==> flow/design.v <==
`timescale 1ns / 1ps
module free_run_bin_counter #(parameter N = 8)
	(
	input clk, reset, 
	input on,
	output max_tick,		 
	output [N-1:0] q
    );
	reg [N-1:0] r_reg;
	wire [N-1:0] r_next;
	reg [22:0] count;	 
	always @(posedge clk, posedge reset, posedge on)
		if (reset) begin		 
			count <= 0;
			r_reg <= 0;
			end	
		else if (on) begin	 
			count <= 0;
			r_reg <= 0;
			end
		else if (count == 7400000) begin	 
			count <= 0;							 
			r_reg <= r_next;
			end
		else					 
			count <= count + 1;
	assign r_next = r_reg + 1;	 
	assign q = r_reg;			 
	assign max_tick = (r_reg==2**N-1)? 1'b1: 1'b0;	 
endmodule
[Tool chain data of free_run_bin_counter]
What the tools print for free_run_bin_counter, step after step.
Line numbers count from 1 in the design file above.
Library cell names are shortened.
A cell with -- has no value.
Design
  top: free_run_bin_counter
  clock port: clk
  standard-cell library: sky130hd
  corner: tt_025C_1v80

[Word-level counts]
Source: Yosys, flattened and elaborated, memories not mapped. Widths are those after wreduce; folded enables and synchronous resets count as part of the registers. Registers that Yosys merges into a memory's read port (data or address) are not register bits. Print and check cells do not count. Equal cells are merged and count once.
Word-level totals
  flip-flop bits (word level): 31
  bits in latches: 0
  RAM bits: 0
  ROM bits: 0
  clocked read ports x word width: 0
  memories kept: 0
  input port bits: 3
  output and inout bits: 9
  word-level cells: 9
Cells by class
  add/subtract/negate cells: 2
  multipliers: 0
  divide/modulo/power cells: 0
  magnitude comparators: 0
  equality and inequality tests: 2
  shift operators: 0
  muxes and demuxes: 2
  bitwise gates (word level): 0
  reduce/logical cells: 1
Operator list (number)
  adder 23 x 1 -> 23 bit with constant B: 1
  equality test 23 bit with constant B: 1
  2-to-1 mux 23 bit: 1
  adder 8 x 1 -> 8 bit with constant B: 1
  equality test 8 bit with constant B: 1
  OR reduction 2 bit: 1
  2-to-1 mux 1 bit: 1

[Longest topological paths]
Yosys ltp: most cells in a row. Word level: on the elaborated netlist, between registers, memories and ports. Mapped: between sequential cells and ports; inverters and the memories' decode and read muxes count.
Depth
  word-level depth: 2
  ABC_AREA: 0
  gate-level depth with buffers: 7
  gate-level depth less buffers: 6

[After synthesis]
The flow's flattened synthesis, as Yosys stat reports it; memories are mapped. The netlist is that of the ABC_AREA named above (0 if unset); the other value can give another one.
Totals and module areas in this step are rounded.
Mapped netlist
  cells in the netlist: 146
  mapped area: 0.00156 mm2
  sequential area: 0.000776 mm2
  flip-flop cells: 31
  buffers: 4
Cells by type
  dfrtp_1: number 31, total area 775.744 um2
  xnor2_1: number 12, total area 105.101 um2
  xor2_1: number 12, total area 105.101 um2
  and4_1: number 7, total area 61.309 um2
  nand2_1: number 12, total area 45.043 um2
  nor2_1: number 12, total area 45.043 um2
  ha_1: number 3, total area 37.536 um2
  nand3_1: number 7, total area 35.034 um2
  nor3_1: number 7, total area 35.034 um2
  nand4_1: number 5, total area 31.28 um2
  inv_1: number 7, total area 26.275 um2
  nor4b_1: number 3, total area 26.275 um2
  nor4_2: number 2, total area 25.024 um2
  o31ai_1: number 3, total area 22.522 um2
  or4_1: number 3, total area 22.522 um2
  buf_2: number 3, total area 15.014 um2
  nor4b_2: number 1, total area 15.014 um2
  nand4_2: number 1, total area 12.512 um2
Other cell types: 13; their cells: 15.

[Timing after synthesis]
Path of least setup slack by OpenSTA after synthesis, without wires, with an ideal clock, recovery checks aside; 20% of the period is set as input and as output delay. Where synthesis merged equal registers, the netlist keeps one of their names.
Timing path post-synthesis
  kind: flip-flop to flip-flop
  start: register count[0]
  end: register count[20]
  period: 2070 ps
  setup time: 73 ps
  launch time at the first pin: 0 ps
  arrival: 1698 ps
  required time: 1997 ps
  setup slack: 299 ps
  delay of the path: 1771 ps
  stages: 7
  path buffers: 1
  synthesis period reached: 1771 ps
"delay of the path" = arrival - input delay + setup time.
"stages" counts driving pins, that of a launching flip-flop among them; a cell with two outputs on the path counts twice.
"synthesis period reached" = period - worst setup slack (recovery checks aside). The figure is calculated, with input and output delays left at 20% of the set period.
Between the ends stands the longest chain of elaborated cells between them, by number of cells; it is not shown to be the way that was timed. Of several equally long chains one is given.
Each line given opens the expression or statement behind the cell; cells for indexed reads and writes are added by Yosys, which also makes memories of some case tables.
At most two assigning lines are given for a register; there are more.
Between the ends, post-synthesis
  cells stage by stage: dfrtp_1 -> ha_1 -> nand3_1 -> or3_1 -> buf_2 -> or4_4 -> a21oi_2
  cells in the longest elaborated chain: 2
  elaborated cells on any way between the ends: 3
  source lines of those cells: 2
  those cells by class: add/sub (1); eq/ne (1); mux (1)
Ends and longest elaborated chain, post-synthesis
  start, declared: RTL line 11  | reg [22:0] count;
  start, assigned: RTL line 14  | count <= 0;
  start, assigned: RTL line 26  | count <= count + 1;
  adder 23 x 1 -> 23 bit: RTL line 26
  2-to-1 mux 23 bit: RTL line 21  | else if (count == 7400000) begin
  end, assigned: RTL line 22  | count <= 0;
  end, assigned: RTL line 26
  end, declared: RTL line 11

[Path in the finished layout]
Path of least setup slack in the final report of stored run 1 (OpenROAD, finished layout, wires in). Where an end is a register, its clock arrival counts in the times.
The path's times are printed in steps of 10 ps; the period is the one set.
Timing path post-layout
  kind: flip-flop to flip-flop
  start: register count[21]
  end: register r_reg[1]
  period: 1190 ps
  setup time: 110 ps
  launch time at the first pin: 280 ps
  arrival: 1880 ps
  required time: 1360 ps
  setup slack: -520 ps
  stages: 6
  path buffers: 1
Between the ends stands the longest chain of elaborated cells between them, by number of cells; it is not shown to be the way that was timed. Of several equally long chains one is given.
At most two assigning lines are given for a register; there are more.
Between the ends, post-layout
  cells stage by stage: dfrtp_1 -> nand2_1 -> or4_1 -> buf_6 -> nor2_4 -> mux2_4
  cells in the longest elaborated chain: 1
  elaborated cells on any way between the ends: 1
  source lines of those cells: 1
  those cells by class: eq/ne (1)
Ends and longest elaborated chain, post-layout
  start, declared: RTL line 11  | reg [22:0] count;
  start, assigned: RTL line 14  | count <= 0;
  start, assigned: RTL line 26  | count <= count + 1;
  equality test 23 bit: RTL line 21  | else if (count == 7400000) begin
  end, assigned: RTL line 19  | r_reg <= 0;
  end, assigned: RTL line 23  | r_reg <= r_next;
  end, declared: RTL line 9  | reg [N-1:0] r_reg;

Flow measurements of free_run_bin_counter on sky130hd: 2 stored runs with different settings, listed in no order. Input and output delays are each 20% of the period that was set; the output load is 0.01 pF.
By "power consumption" is meant OpenSTA's value without simulated activity: inputs other than the clock are taken to toggle once in ten clock periods, and the tool carries that through the logic.
The results are shown rounded.

==> stored run 1: settings <==
{ "period_ns": 1.19, "CORE_UTILIZATION": 20, "PLACE_DENSITY_LB_ADDON": 0.28, "CTS_CLUSTER_DIAMETER": 133, "SLEW_MARGIN": 5, "CAP_MARGIN": 20, "CORE_MARGIN": 2 }
==> stored run 1: results <==
power consumption: 2.01 mW
summed negative setup slack: -11,300 ps
overall die area: 0.00853 mm2
worst slack on setup checks: -518 ps
standard-cell area of the final layout: 0.00259 mm2
post-synthesis cell area: 0.00156 mm2

==> stored run 2: settings <==
{ "period_ns": 2.48, "CORE_UTILIZATION": 71, "PLACE_DENSITY_LB_ADDON": 0.1, "CORE_ASPECT_RATIO": 0.81, "ABC_AREA": 1, "GPL_TIMING_DRIVEN": 0, "GPL_ROUTABILITY_DRIVEN": 1, "CTS_CLUSTER_SIZE": 15, "CAP_MARGIN": 35, "CORE_MARGIN": 2, "SLEW_MARGIN": 20 }
==> stored run 2: results <==
power consumption: 0.863 mW
summed negative setup slack: 0 ps
overall die area: 0.00308 mm2
worst slack on setup checks: 479 ps
standard-cell area of the final layout: 0.00216 mm2
post-synthesis cell area: 0.00188 mm2

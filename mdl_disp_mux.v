==> flow/design.v <==
`timescale 1ns / 1ps
module mdl_disp_mux(
	input wire clk, reset,
	input wire [7:0] in3, in2, in1, in0,
	output reg [3:0] an,
	output reg [7:0] sseg
    );
	 localparam N = 18;
	 reg [N-1:0] q_reg;
	 wire [N-1:0] q_next;
	 always@(posedge clk, posedge reset)
		if (reset)
			q_reg <= 0;
		else
			q_reg <= q_next;
		assign q_next = q_reg + 1;
		always@*
			case (q_reg[N-1:N-2])
				2'b00:
					begin
						an = 4'b1110;
						sseg = in0;
					end
				2'b01:
					begin
						an = 4'b1101;
						sseg = in1;
					end
				2'b10:
					begin
						an = 4'b1011;
						sseg = in2;
					end
				default:
					begin
						an = 4'b0111;
						sseg = in3;
					end
			endcase
endmodule
# Reports on mdl_disp_mux
# The steps from the RTL of mdl_disp_mux to its reports follow in flow order.
# Line numbers count from 1 in the design file above.
# Operators carry their Yosys type and port widths (W data, S select, Z words).
# Library cell names are shortened.
# A cell with -- has no value.
[setup]
top = "mdl_disp_mux"
clock = "clk"
cell_library = "sky130hd"
pvt_corner = "tt_025C_1v80"

# Word-level counts
# Yosys after proc, flatten, opt, wreduce and memory -nomap, before mapping. Enables and synchronous resets that opt folds into registers are not counted as muxes. Memory bits, and registers merged into a memory's read port (data or address), are not among the register bits. Print and check cells are not counted. Equal cells are merged and count once.
[word_totals]
ff_bits = 18
in_bits = 34
output_inout_bits = 12
word_cells = 7
[op_classes]
addsub = 1
eq_ne = 2
n_mux = 2
reduce_logical = 1
[ops]
columns = ["op", "count"]
rows = [
  ["$pmux W8 S3", 1],
  ["$add A18 B1 Y18 const B", 1],
  ["$pmux W4 S3", 1],
  ["$eq A2 B1 Y1 const B", 1],
  ["$eq A2 B2 Y1 const B", 1],
  ["$logic_not A2 Y1", 1],
]

# Logic depth
# Longest topological path by Yosys (ltp), each cell counted once; first at word level (registers and memories cut), then after technology mapping (sequential cells cut; the memories' decode and read muxes count).
[logic_depth]
word_depth = 2
ABC_AREA = 1
mapped_depth = 8
mapped_depth_nobuf = 8

# After synthesis
# Source: synth_stat.txt of the flow (Yosys; design flattened, memories mapped). It holds for the ABC_AREA given above (unset counts as 0); a run with the other value may have another netlist.
# The area totals of this step are shown rounded.
[mapped]
cells = 143
synth_area_um2 = 1070
sequential_area_um2 = 450
flip_flops = 18
buf_cells = 1
[by_type]
columns = ["cell", "count", "type_area_um2"]
rows = [
  ["dfrtp_1", 18, 450.432],
  ["nand2_1", 59, 221.462],
  ["xor2_1", 10, 87.584],
  ["nand4_1", 9, 56.304],
  ["nor2_1", 14, 52.55],
  ["inv_1", 13, 48.797],
  ["xnor2_1", 3, 26.275],
  ["nor2_2", 4, 25.024],
  ["nor2_4", 2, 22.522],
  ["nand3_1", 4, 20.019],
  ["nand3b_1", 2, 15.014],
  ["ha_1", 1, 12.512],
  ["nand2_2", 2, 12.512],
  ["nand2_4", 1, 11.261],
  ["buf_2", 1, 5.005],
]

# Timing after synthesis
# Source: OpenSTA report_checks on the synthesized netlist (no wires, ideal clock, input and output delay 20% of the period each), path of least setup slack; recovery checks are left aside. Register names are those of the netlist, which keeps one name where synthesis merged equal registers.
[synth_path]
kind = "flip-flop to output port"
start = "reg q_reg[16]"
end = "out sseg[0]"
period_ns = 1.9
output_delay_ns = 0.380
t_first_pin_ns = 0.000
arrival_time_ns = 0.937
t_required_ns = 1.520
setup_slack_ns = 0.583
delay_ns = 0.937
stages = 6
path_buffers = 1
period_less_setup_slack_ns = 1.317
# "delay_ns" is the arrival time less input delay plus setup time.
# At an output port there is no setup time.
# "stages" counts driving pins, that of a launching flip-flop among them; a cell with two outputs on the path counts twice.
# "period_less_setup_slack_ns" = period - worst setup slack (recovery checks aside). The figure is calculated, with input and output delays left at 20% of the set period.
# Between the ends stands the longest chain of elaborated cells between them, by number of cells; it is not shown to be the way that was timed. Of several equally long chains one is given.
# Each line given opens the expression or statement behind the cell; cells for indexed reads and writes are added by Yosys, which also makes memories of some case tables.
[synth_between]
cell_sequence = "dfrtp_1 > buf_2 > nand2_1 > inv_1 > nand2_1 > nand4_1"
elab_chain_cells = 2
cone_cells = 4
lines_between = 1
cone_classes = "2 x eq/ne; 1 x mux; 1 x reduce/logical"
[synth_rtl]
columns = ["item", "line", "text"]
rows = [
  ["start: declaration", 9, "reg [N-1:0] q_reg;"],
  ["start: assignment", 13, "q_reg <= 0;"],
  ["start: assignment", 15, "q_reg <= q_next;"],
  ["$eq A2 B2 Y1", 18, "case (q_reg[N-1:N-2])"],
  ["$pmux W8 S3", 18, ""],
  ["end: declaration", 6, "output reg [7:0] sseg"],
]
# Nets of the timed path that keep an RTL name, with a line that drives or declares them; the list need not be complete.
[synth_named_nets]
columns = ["net", "line"]
rows = [
  ["an[3]", 18],
]

# Path in the finished layout
# From the final timing report of entry A: the path of least setup slack in the routed layout; clock arrival at registers is part of the times.
[layout_path]
kind = "flip-flop to output port"
start = "reg q_reg[16]"
end = "out an[0]"
period_ns = 2.15
output_delay_ns = 0.43
t_first_pin_ns = 0.30
arrival_time_ns = 1.64
t_required_ns = 1.72
setup_slack_ns = 0.08
stages = 5
path_buffers = 2
# Between the ends stands the longest chain of elaborated cells between them, by number of cells; it is not shown to be the way that was timed. Of several equally long chains one is given.
[layout_between]
cell_sequence = "dfrtp_2 > buf_4 > nor2_4 > inv_1 > clkdlybuf4s50_1"
elab_chain_cells = 2
cone_cells = 4
lines_between = 1
cone_classes = "2 x eq/ne; 1 x mux; 1 x reduce/logical"
[layout_rtl]
columns = ["item", "line", "text"]
rows = [
  ["start: declaration", 9, "reg [N-1:0] q_reg;"],
  ["start: assignment", 13, "q_reg <= 0;"],
  ["start: assignment", 15, "q_reg <= q_next;"],
  ["$eq A2 B2 Y1", 18, "case (q_reg[N-1:N-2])"],
  ["$pmux W4 S3", 18, ""],
  ["end: declaration", 5, "output reg [3:0] an,"],
]

Subject: flow runs of mdl_disp_mux

Hi,

Below are 2 stored runs of the flow (Yosys, OpenROAD; platform sky130hd) on mdl_disp_mux, each with its settings and what was measured, unordered. Constraints: input delay and output delay 20% of the set period each, output load 0.01 pF.
By "achieved_clock_period_ns" is meant the clock period of the run minus its worst setup slack. This is arithmetic on one report: input and output delays are still those of the set period (20% each).
"worst_path_ns" means the part of the period allowed to the worst setup path (the constraints hold back 20% at inputs and 20% at outputs) less its slack; where the path has registers, the arrival times of their clocks count too.
"final_power_uw" rests on the timing tool's default activity at the inputs, not on a simulated workload.
The results are shown rounded.

# entry A
==> flow/run.sh <==
#!/bin/bash
# the make line also repeats the synthesis and layout settings of config.mk as NAME=value (left out here)
make -C /OpenROAD-flow-scripts/flow DESIGN_CONFIG=/design/flow/config.mk WORK_HOME=/design/flow/orfs CLKGATE_MAP_FILE= finish
==> flow/config.mk <==
export PLATFORM = sky130hd
export DESIGN_NAME = mdl_disp_mux
export DESIGN_NICKNAME = mdl_disp_mux
export VERILOG_FILES = /design/flow/design.v
export SDC_FILE = /design/flow/constraint.sdc
export NUM_CORES = 4
export LEC_CHECK = 0
export ABC_AREA = 1
export CAP_MARGIN = 35
export CORE_ASPECT_RATIO = 0.74
export CORE_MARGIN = 5
export CORE_UTILIZATION = 52
export CTS_CLUSTER_SIZE = 23
export SETUP_SLACK_MARGIN = 0.03
export SLEW_MARGIN = 20
==> flow/constraint.sdc <==
create_clock -name core_clock -period 2.15 [get_ports {clk}]
set_input_delay 0.4300 -clock core_clock [delete_from_list [all_inputs] [get_ports {clk}]]
set_output_delay 0.4300 -clock core_clock [all_outputs]
set_load 0.01 [all_outputs]

==> entry A: results <==
final_power_uw=636
die_um2=3070
finish.utilization_pct=84.1
worst_path_ns=1.64
worst_path_kind="flip-flop to output port"
layout_stdcell_area_um2=1680
achieved_clock_period_ns=2.065
timing.setup.ws_ns=0.085
final_hold_ws_ns=0.498
tns_setup_ns=0.000
yosys_chip_area_um2=1070

# entry B
==> flow/run.sh <==
#!/bin/bash
# the make line also repeats the synthesis and layout settings of config.mk as NAME=value (left out here)
make -C /OpenROAD-flow-scripts/flow DESIGN_CONFIG=/design/flow/config.mk WORK_HOME=/design/flow/orfs CLKGATE_MAP_FILE= finish
==> flow/config.mk <==
export PLATFORM = sky130hd
export DESIGN_NAME = mdl_disp_mux
export DESIGN_NICKNAME = mdl_disp_mux
export VERILOG_FILES = /design/flow/design.v
export SDC_FILE = /design/flow/constraint.sdc
export NUM_CORES = 4
export LEC_CHECK = 0
export CAP_MARGIN = 15
export CORE_MARGIN = 3
export CORE_UTILIZATION = 57
export CTS_CLUSTER_SIZE = 13
export GPL_ROUTABILITY_DRIVEN = 1
export GPL_TIMING_DRIVEN = 1
export MAX_ROUTING_LAYER = met5
export PLACE_DENSITY_LB_ADDON = 0.03
export SLEW_MARGIN = 20
==> flow/constraint.sdc <==
create_clock -name core_clock -period 1.07 [get_ports {clk}]
set_input_delay 0.2140 -clock core_clock [delete_from_list [all_inputs] [get_ports {clk}]]
set_output_delay 0.2140 -clock core_clock [all_outputs]
set_load 0.01 [all_outputs]

==> entry B: results <==
outcome="not finished: placement ended with error FLW-0024"

Regards
